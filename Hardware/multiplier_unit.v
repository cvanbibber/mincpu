==> flow/design.v <==
module multiplier_unit #(
    parameter DATA_WIDTH = 32
) (
    input  wire                      clk,
    input  wire                      rst_n,
    input  wire                      req,
    input  wire [2:0]                funct3,
    input  wire                      funct7_bit5,
    output reg                       ready,
    output reg                       valid,
    input  wire [DATA_WIDTH-1:0]     operand_a,
    input  wire [DATA_WIDTH-1:0]     operand_b,
    output reg  [DATA_WIDTH-1:0]     result,
    output wire [15:0]               cycle_count
);
    localparam OP_MUL    = 3'b000;   
    localparam OP_MULH   = 3'b001;   
    localparam OP_MULHSU = 3'b010;   
    localparam OP_MULHU  = 3'b011;   
    localparam OP_DIV    = 3'b100;   
    localparam OP_DIVU   = 3'b101;   
    localparam OP_REM    = 3'b110;   
    localparam OP_REMU   = 3'b111;   
    typedef enum logic [2:0] {
        IDLE,
        MUL_EXEC,
        DIV_SETUP,
        DIV_EXEC, 
        RESULT_READY
    } state_t;
    state_t current_state, next_state;
    reg [2:0]  operation;
    reg [63:0] product;
    reg [31:0] dividend, divisor, quotient, remainder;
    reg [5:0]  div_counter;
    reg        div_sign;
    reg [15:0] cycle_counter;
    assign cycle_count = cycle_counter;
    wire signed [31:0] signed_a = $signed(operand_a);
    wire signed [31:0] signed_b = $signed(operand_b);
    wire [31:0] abs_a = (signed_a < 0) ? -signed_a : signed_a;
    wire [31:0] abs_b = (signed_b < 0) ? -signed_b : signed_b;
    wire [63:0] fast_product = operand_a * operand_b;
    wire [63:0] fast_signed_product = signed_a * signed_b;
    wire [63:0] fast_mixed_product = signed_a * operand_b;
    wire div_by_zero = (operand_b == 32'h0);
    always @(posedge clk or negedge rst_n) begin
        if (!rst_n) begin
            current_state <= IDLE;
            cycle_counter <= 16'h0;
        end else begin
            current_state <= next_state;
            if (current_state != IDLE) begin
                cycle_counter <= cycle_counter + 1;
            end else begin
                cycle_counter <= 16'h0;
            end
        end
    end
    always @(*) begin
        next_state = current_state;
        case (current_state)
            IDLE: begin
                if (req) begin
                    case (funct3)
                        OP_MUL, OP_MULH, OP_MULHSU, OP_MULHU: 
                            next_state = MUL_EXEC;
                        OP_DIV, OP_DIVU, OP_REM, OP_REMU:
                            next_state = div_by_zero ? RESULT_READY : DIV_SETUP;
                    endcase
                end
            end
            MUL_EXEC: begin
                next_state = RESULT_READY;   
            end
            DIV_SETUP: begin
                next_state = DIV_EXEC;
            end
            DIV_EXEC: begin
                if (div_counter == 6'd32) begin
                    next_state = RESULT_READY;
                end
            end
            RESULT_READY: begin
                next_state = IDLE;
            end
        endcase
    end
    always @(posedge clk or negedge rst_n) begin
        if (!rst_n) begin
            product <= 64'h0;
            operation <= 3'h0;
        end else if (current_state == IDLE && req) begin
            operation <= funct3;
            case (funct3)
                OP_MUL, OP_MULH: 
                    product <= fast_signed_product;
                OP_MULHSU:
                    product <= fast_mixed_product;
                OP_MULHU:
                    product <= fast_product;
            endcase
        end
    end
    always @(posedge clk or negedge rst_n) begin
        if (!rst_n) begin
            dividend <= 32'h0;
            divisor <= 32'h0;
            quotient <= 32'h0;
            remainder <= 32'h0;
            div_counter <= 6'h0;
            div_sign <= 1'b0;
        end else begin
            case (current_state)
                DIV_SETUP: begin
                    case (funct3)
                        OP_DIV: begin
                            dividend <= abs_a;
                            divisor <= abs_b;
                            div_sign <= (signed_a < 0) ^ (signed_b < 0);
                        end
                        OP_REM: begin
                            dividend <= abs_a;
                            divisor <= abs_b;
                            div_sign <= (signed_a < 0);
                        end
                        OP_DIVU, OP_REMU: begin
                            dividend <= operand_a;
                            divisor <= operand_b;
                            div_sign <= 1'b0;
                        end
                    endcase
                    quotient <= 32'h0;
                    remainder <= 32'h0;
                    div_counter <= 6'h0;
                end
                DIV_EXEC: begin
                    remainder <= (remainder << 1) | dividend[31];
                    dividend <= dividend << 1;
                    if (remainder >= divisor) begin
                        remainder <= remainder - divisor;
                        quotient <= (quotient << 1) | 1'b1;
                    end else begin
                        quotient <= quotient << 1;
                    end
                    div_counter <= div_counter + 1;
                end
            endcase
        end
    end
    always @(*) begin
        ready = (current_state == IDLE);
        valid = (current_state == RESULT_READY);
        case (operation)
            OP_MUL:    result = product[31:0];
            OP_MULH:   result = product[63:32];
            OP_MULHSU: result = product[63:32];
            OP_MULHU:  result = product[63:32];
            OP_DIV: begin
                if (div_by_zero) begin
                    result = 32'hFFFFFFFF;   
                end else begin
                    result = div_sign ? -quotient : quotient;
                end
            end
            OP_DIVU: begin
                if (div_by_zero) begin
                    result = 32'hFFFFFFFF;   
                end else begin
                    result = quotient;
                end
            end
            OP_REM: begin
                if (div_by_zero) begin
                    result = operand_a;   
                end else begin
                    result = div_sign ? -remainder : remainder;
                end
            end
            OP_REMU: begin
                if (div_by_zero) begin
                    result = operand_a;   
                end else begin
                    result = remainder;
                end
            end
            default: result = 32'h0;
        endcase
    end
endmodule
module compact_multiplier #(
    parameter DATA_WIDTH = 32
) (
    input  wire                      clk,
    input  wire                      rst_n,
    input  wire                      start,
    input  wire [DATA_WIDTH-1:0]     multiplicand,
    input  wire [DATA_WIDTH-1:0]     multiplier,
    output reg  [2*DATA_WIDTH-1:0]   product,
    output reg                       done
);
    reg [5:0] counter;
    reg [31:0] partial_product;
    reg [31:0] shifted_multiplicand;
    always @(posedge clk or negedge rst_n) begin
        if (!rst_n) begin
            product <= 64'h0;
            counter <= 6'h0;
            done <= 1'b0;
            partial_product <= 32'h0;
            shifted_multiplicand <= 32'h0;
        end else if (start && counter == 6'h0) begin
            partial_product <= multiplier;
            shifted_multiplicand <= multiplicand;
            product <= 64'h0;
            counter <= 6'h1;
            done <= 1'b0;
        end else if (counter > 6'h0 && counter <= 6'd32) begin
            if (partial_product[0]) begin
                product[63:32] <= product[63:32] + shifted_multiplicand;
            end
            product <= product >> 1;
            partial_product <= partial_product >> 1;
            shifted_multiplicand <= shifted_multiplicand << 1;
            counter <= counter + 1;
            if (counter == 6'd32) begin
                done <= 1'b1;
                counter <= 6'h0;
            end
        end else if (done) begin
            done <= 1'b0;
        end
    end
endmodule 
# Tool chain data of compact_multiplier

Tool output for the design above, in the order of the flow.
Line numbers count from 1 in the design file above.
Cell names lack the library's common part.
A cell with -- has no value.

Top: compact_multiplier
Clock port: clk
Standard-cell library: sky130hd
Library corner: tt_025C_1v80

# Word-level counts

Yosys after proc, flatten, opt, wreduce and memory -nomap, before mapping. Memory bits, and registers merged into a memory's read port (data or address), are not among the register bits. Print and check cells are not counted. Equal cells are merged and count once.

Register bits: 71
Bits of input ports: 67

Order comparisons: 2
Multiplexer cells: 8
Equality and inequality tests: 2
Add/sub/neg operators: 1
Reductions and logical operators: 4

Operators by type and width:

| kind                                                                     | number |
| 64-bit two-way mux                                                       | 2 |
| 6-bit two-way mux                                                        | 3 |
| 6-bit by 1-bit adder with 6-bit output (second input constant)           | 1 |
| 6-bit by 1-bit > comparator with 1-bit output (second input constant)    | 1 |
| 6-bit <= comparator (second input constant)                              | 1 |
| 6-bit equality test (second input constant)                              | 1 |
| 6-bit zero test                                                          | 1 |
| 3-bit by 2-bit inequality test with 1-bit output (second input constant) | 1 |
| 1-bit two-way mux                                                        | 3 |
| 1-bit logical AND                                                        | 2 |
| 2-bit nonzero test                                                       | 1 |

# Logic depth

Longest topological path by Yosys (ltp), each cell counted once; first at word level (registers and memories cut), then after technology mapping (sequential cells cut; the memories' decode and read muxes count).

Depth in word-level cells: 4
ABC_AREA: 0
Gate-level depth with buffers: 6
Mapped depth without buffers: 5

# After synthesis

The flow's flattened synthesis, as Yosys stat reports it; memories are mapped. The netlist is that of the ABC_AREA named above (0 if unset); the other value can give another one.
Totals and module areas in this step are rounded.

Flip-flops: 7
Synthesis area: 859.6 µm²
Sequential area: 175.2 µm²
Standard cells after synthesis: 102

Cell types:

| cell     | number | total area (µm²) |
| buf_4    | 64     | 480.461 |
| dfrtp_1  | 7      | 175.168 |
| ha_1     | 2      | 25.024 |
| xnor2_1  | 2      | 17.517 |
| nor2b_1  | 2      | 12.512 |
| mux2_2   | 1      | 11.261 |
| a21oi_1  | 2      | 10.01 |
| nand3_1  | 2      | 10.01 |
| o21ai_0  | 2      | 10.01 |
| or4b_1   | 1      | 10.01 |
| a41oi_1  | 1      | 8.758 |
| nand4b_1 | 1      | 8.758 |
| nor4b_1  | 1      | 8.758 |
| o41ai_1  | 1      | 8.758 |
| or3b_2   | 1      | 8.758 |
| a21o_1   | 1      | 7.507 |
| inv_1    | 2      | 7.507 |
| nand2_1  | 2      | 7.507 |

Not listed: further types 6, cells in them 7.

# Path before layout

Source: OpenSTA report_checks on the synthesized netlist (no wires, ideal clock, input and output delay 20% of the period each), path of least setup slack; recovery checks are left aside. Register names are those of the netlist, which keeps one name where synthesis merged equal registers.

Path type: reg2reg
Start: reg counter[0]
End: reg counter[0]
Driving pins on the path: 7
Delay of the path: 1533 ps
Data arrival time: 1456 ps
Setup slack: 1126 ps
Data required time: 2583 ps
Buffers on the path: 1
Launch time at the first pin: 0 ps
Period: 2660 ps
Period reached after synthesis: 1534 ps

"delay of the path" = arrival - input delay + setup time.
"driving pins on the path" counts driving pins, that of a launching flip-flop among them; a cell with two outputs on the path counts twice.
"period reached after synthesis" is the clock period less the worst setup slack; recovery checks do not enter. This is arithmetic on one report: input and output delays are still those of the set period (20% each).
The rows between start and end are the longest chain of elaborated cells between them; the timing report does not say that the signal goes this way. Where chains are equally long, one stands for them.
A line is the first line of the expression or statement that the cell stems from. Yosys adds cells for indexed reads and writes and turns some case tables into memories.
At most two assigning lines are given for a register; there are more.

Path through: dfrtp_1 > inv_1 > ha_1 > or4b_1 > buf_2 > a21o_1 > a21oi_1
Length of the longest elaborated chain: 4

RTL lines, path post-synthesis:

| what                                   | RTL line | source |
| start, declared                        | 202      | `reg [5:0] counter;` |
| start, assigned                        | 208      | `counter <= 6'h0;` |
| start, assigned                        | 225      | `counter <= counter + 1;` |
| 6-bit by 1-bit adder with 6-bit output | 225      |  |
| 6-bit two-way mux                      | 226      | `if (counter == 6'd32) begin` |
| 6-bit two-way mux                      | 218      | `end else if (counter > 6'h0 && counter <= 6'd32) begin` |
| 6-bit two-way mux                      | 212      | `end else if (start && counter == 6'h0) begin` |
| end, assigned                          | 208      |  |
| end, assigned                          | 225      |  |
| end, declared                          | 202      |  |

# Path in the finished layout

Path of least setup slack in the final report of record 1 (OpenROAD, finished layout, wires in). Where an end is a register, its clock arrival counts in the times.
The path's times are printed in steps of 10 ps; the period is the one set.

Path type: reg2reg
Start: reg counter[1]
End: reg counter[1]
Period: 1390 ps
Driving pins on the path: 6
Data required time: 1520 ps
Launch time at the first pin: 250 ps
Data arrival time: 1590 ps
Buffers on the path: 0
Setup slack: -70 ps

The rows between start and end are the longest chain of elaborated cells between them; the timing report does not say that the signal goes this way. Where chains are equally long, one stands for them.
At most two assigning lines are given for a register; there are more.

Path through: dfrtp_1 > inv_2 > ha_4 > or4b_4 > o21ai_0 > o41ai_2
Length of the longest elaborated chain: 4

RTL lines, path after layout:

| what                                   | RTL line | source |
| start, declared                        | 202      | `reg [5:0] counter;` |
| start, assigned                        | 208      | `counter <= 6'h0;` |
| start, assigned                        | 225      | `counter <= counter + 1;` |
| 6-bit by 1-bit adder with 6-bit output | 225      |  |
| 6-bit two-way mux                      | 226      | `if (counter == 6'd32) begin` |
| 6-bit two-way mux                      | 218      | `end else if (counter > 6'h0 && counter <= 6'd32) begin` |
| 6-bit two-way mux                      | 212      | `end else if (start && counter == 6'h0) begin` |
| end, assigned                          | 208      |  |
| end, assigned                          | 225      |  |
| end, declared                          | 202      |  |

Ticket comment

2 stored runs of compact_multiplier in the flow (synthesis by Yosys, layout by OpenROAD, sky130hd cells), in arbitrary order. Constraints: input delay and output delay 20% of the set period each, output load 0.01 pF.
"period reached": clock period set for the run, less the worst setup slack. It is reckoned from that one timing run; input and output delays stay at 20% of the period that was set.
"power consumption" is the tool's figure for a default switching activity; nothing was simulated.
Values from the reports are rounded here.

## Record 1

==> flow/run.sh <==
#!/bin/bash
# the make line also repeats the synthesis and layout settings of config.mk as NAME=value (left out here)
make -C /OpenROAD-flow-scripts/flow DESIGN_CONFIG=/design/flow/config.mk WORK_HOME=/design/flow/orfs CLKGATE_MAP_FILE= finish
==> flow/config.mk <==
export PLATFORM = sky130hd
export DESIGN_NAME = compact_multiplier
export DESIGN_NICKNAME = compact_multiplier
export VERILOG_FILES = /design/flow/design.v
export SDC_FILE = /design/flow/constraint.sdc
export NUM_CORES = 4
export LEC_CHECK = 0
export ABC_AREA = 0
export CAP_MARGIN = 20
export CORE_MARGIN = 3
export CORE_UTILIZATION = 46
export GPL_ROUTABILITY_DRIVEN = 1
export PLACE_DENSITY_LB_ADDON = 0.06
export SLEW_MARGIN = 15
export TNS_END_PERCENT = 95
==> flow/constraint.sdc <==
create_clock -name core_clock -period 1.39 [get_ports {clk}]
set_input_delay 0.2780 -clock core_clock [delete_from_list [all_inputs] [get_ports {clk}]]
set_output_delay 0.2780 -clock core_clock [all_outputs]
set_load 0.01 [all_outputs]

| result of record 1 | value |
|---|---|
| utilization in the final report | 48.0 % |
| total negative slack | -146 ps |
| standard-cell area of the final layout | 782.0 µm² |
| power consumption | 0.001307 W |
| worst slack on setup checks | -73 ps |
| area of the die | 2423 µm² |
| period reached | 1463 ps |
| chip area after synthesis (Yosys) | 859.6 µm² |

## Record 2

==> flow/run.sh <==
#!/bin/bash
# the make line also repeats the synthesis and layout settings of config.mk as NAME=value (left out here)
make -C /OpenROAD-flow-scripts/flow DESIGN_CONFIG=/design/flow/config.mk WORK_HOME=/design/flow/orfs CLKGATE_MAP_FILE= finish
==> flow/config.mk <==
export PLATFORM = sky130hd
export DESIGN_NAME = compact_multiplier
export DESIGN_NICKNAME = compact_multiplier
export VERILOG_FILES = /design/flow/design.v
export SDC_FILE = /design/flow/constraint.sdc
export NUM_CORES = 4
export LEC_CHECK = 0
export CAP_MARGIN = 20
export CELL_PAD_IN_SITES_GLOBAL_PLACEMENT = 1
export CORE_MARGIN = 2
export CORE_UTILIZATION = 45
export CTS_CLUSTER_SIZE = 87
export GPL_ROUTABILITY_DRIVEN = 1
export MIN_ROUTING_LAYER = met1
export PLACE_DENSITY = 0.58
export SLEW_MARGIN = 20
==> flow/constraint.sdc <==
create_clock -name core_clock -period 1.3 [get_ports {clk}]
set_input_delay 0.2600 -clock core_clock [delete_from_list [all_inputs] [get_ports {clk}]]
set_output_delay 0.2600 -clock core_clock [all_outputs]
set_load 0.01 [all_outputs]

| result of record 2 | value |
|---|---|
| utilization in the final report | 47.2 % |
| total negative slack | -483 ps |
| standard-cell area of the final layout | 832.0 µm² |
| power consumption | 0.001551 W |
| worst slack on setup checks | -181 ps |
| area of the die | 2276 µm² |
| period reached | 1481 ps |
| chip area after synthesis (Yosys) | 859.6 µm² |
